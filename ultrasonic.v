==> flow/design.v <==
module ultrasonic(trig, led, clk, echo);
input clk, echo;
output reg trig, led;
reg[20:0] count, timee, et;
reg flag;
initial 
begin
count<=0;
led<=0;
timee<=0;
trig <=0;
end
always@(posedge clk)
begin
if (count==0)
trig <= 1;
else if (count==500)
begin
flag<=1;
trig<=0;
end
else if(count==50000000)begin
trig<=1;
count<=0;
end
count<=count+1;
if(echo==1)
timee<=timee+1;
else if (echo==0 & flag==1)begin
et<=timee;
timee<=0;
flag<=0;
end
if(et<28012) begin
led<=1;
end
else led<=0;
end
endmodule 
# Reports on ultrasonic
# What the tools print for ultrasonic, step after step.
# Lines are those of the file above, counted from 1.
# Cell names lack the library's common part.
# Not given: n/a
# inputs
top_module,ultrasonic
clock_port,clk
lib,sky130hd
pvt_corner,tt_025C_1v80

# After elaboration
# Counts by Yosys on the flattened word-level netlist (proc, flatten, opt, wreduce; memories kept). Register bits leave out memories and registers merged into their read ports (data or address). Print and check cells are left out. Cells with the same type and inputs are merged into one.
# word_totals
ff_bits,66
in_bits,2
# op_classes
add_sub_neg,2
n_logic,2
compare,1
equal,1
n_reduce_logical,3
mux,8
# op_table
cell,count
adder 21 x 1 -> 21 bit (second input constant),2
2-to-1 mux 21 bit,2
less-than comparator 21 x 15 -> 1 bit (second input constant),1
equality test 21 x 9 -> 1 bit (second input constant),1
logical NOT 21 bit,1
2-to-1 mux 1 bit,6
AND reduction 2 bit,1
nonzero test 2 bit,1
AND 1 bit,1
inverter 1 bit,1

# Longest topological paths
# Depth = most cells in a row (Yosys ltp): at word level without a register or memory, in the mapped netlist without a sequential cell, where the memories' decode and read muxes count.
# logic_depth
ltp_word,5
ABC_AREA,0
depth_mapped,6
depth_no_buf,6

# Synthesis result
# Source: synth_stat.txt of the flow (Yosys; design flattened, memories mapped). It holds for the ABC_AREA given above (unset counts as 0); a run with the other value may have another netlist.
# by_type
type,count,area_total_um2
edfxtp_1,40,1.2E+03
dfxtp_1,24,480.461
xnor2_1,21,183.926
xor2_1,11,96.342
nor2_1,23,86.333
nand3_1,13,65.062
nand4_1,10,62.56
nor4_1,9,56.304
nand2_1,14,52.55
a21oi_1,8,40.038
ha_1,3,37.536
and4_1,4,35.034
o31ai_1,4,30.029
or4_1,4,30.029
inv_1,7,26.275
nand4_2,2,25.024
nor3_1,4,20.019
o21ai_0,4,20.019
# Other cell types: 15; their cells: 21.
# synth_totals
mapped_cells,226
mapped_area_um2,2683.8
flip_flops,64
sequential_area_um2,1681.6

# Path before layout
# OpenSTA on the mapped netlist: ideal clock, no wires. The path of least setup slack (recovery checks aside). Input and output delay are each 20% of the period. Register names are those of the netlist, which keeps one name where synthesis merged equal registers.
# synth_path
path_type,register -> register
startpoint,register timee[0]
endpoint,register timee[20]
required_time_ns,1.683
arrival_ns,1.707
period_ns,1.83
t_first_pin_ns,0.000
setup_slack_ns,-0.024
n_path_buf,1
path_delay_ns,1.854
path_stages,7
synth_period_reached_ns,1.854
# "path_delay_ns" is the arrival time less input delay plus setup time.
# "path_stages": output pins that drive a net of the path, with the launching flip-flop's if there is one; two outputs of one cell count as two.
# "synth_period_reached_ns" is the clock period less the worst setup slack; recovery checks do not enter. This is arithmetic on one report: input and output delays are still those of the set period (20% each).
# Between the ends stands the longest chain of elaborated cells between them, by number of cells; it is not shown to be the way that was timed. Of several equally long chains one is given.
# A line is the first line of the expression or statement that the cell stems from. Yosys adds cells for indexed reads and writes and turns some case tables into memories.
# synth_via
cell_sequence,edfxtp_1 ha_1 nand3_1 or2_1 clkbuf_1 or4_1 a21oi_1
elab_chain_len,2
cells_between,2
cone_lines,2
classes_between,add/sub (1); mux (1)
# synth_rtl
item,line_no,rtl
start: declaration,4,"reg[20:0] count, timee, et;"
start: assignment,28,timee<=timee+1;
start: assignment,31,timee<=0;
adder 21 x 1 -> 21 bit,28,
2-to-1 mux 21 bit,27,if(echo==1)
end: assignment,28,
end: assignment,31,
end: declaration,4,

# Worst path after layout
# Path of least setup slack in the final report of flow run 1 (OpenROAD, finished layout, wires in). Where an end is a register, its clock arrival counts in the times.
# layout_path
path_type,register -> register
startpoint,register timee[0]
endpoint,register timee[20]
required_time_ns,4.03
setup_slack_ns,1.75
arrival_ns,2.28
path_stages,6
t_first_pin_ns,0.33
period_ns,3.86
n_path_buf,0
# Between the ends stands the longest chain of elaborated cells between them, by number of cells; it is not shown to be the way that was timed. Of several equally long chains one is given.
# layout_via
cell_sequence,edfxtp_1 ha_1 nand3_1 or2_1 or4_1 a21oi_1
elab_chain_len,2
cells_between,2
cone_lines,2
classes_between,add/sub (1); mux (1)
# layout_rtl
item,line_no,rtl
start: declaration,4,"reg[20:0] count, timee, et;"
start: assignment,28,timee<=timee+1;
start: assignment,31,timee<=0;
adder 21 x 1 -> 21 bit,28,
2-to-1 mux 21 bit,27,if(echo==1)
end: assignment,28,
end: assignment,31,
end: declaration,4,

# Top module ultrasonic; platform sky130hd; tools Yosys and OpenROAD; 2 stored runs in no particular order. Input and output delays are each 20% of the period that was set; the output load is 0.01 pF.
# "critical_path_time_ns" = time allowed to the worst setup path (clock period - input delay - output delay, where it has them) - its slack; a late launch clock adds to it, a late capture clock takes from it.
# A setting shown as n/a is not set for that run.
name,flow run 1,flow run 2
period_ns,3.86,3.06
CORE_UTILIZATION,36,40
SETUP_SLACK_MARGIN,0.15,n/a
PLACE_DENSITY_LB_ADDON,0.08,n/a
CORE_ASPECT_RATIO,1.0,n/a
CELL_PAD_IN_SITES_GLOBAL_PLACEMENT,2,n/a
TNS_END_PERCENT,55,n/a
GPL_ROUTABILITY_DRIVEN,0,n/a
CTS_CLUSTER_SIZE,69,n/a
CTS_CLUSTER_DIAMETER,333,n/a
CAP_MARGIN,25,20
CORE_MARGIN,2,2
SLEW_MARGIN,20,20
design.die.area_um2,8161.3,7380.5
final_setup_ws_ns,1.753,1.061
total_negative_slack_ns,0.000,0.000
synthesis_area_um2,2683.8,2683.8
layout_stdcell_area_um2,2975.3,2992.9
critical_path_time_ns,2.11,2.00
timing.worst_path_kind,register -> register,register -> register
ws_hold_ns,0.432,0.432
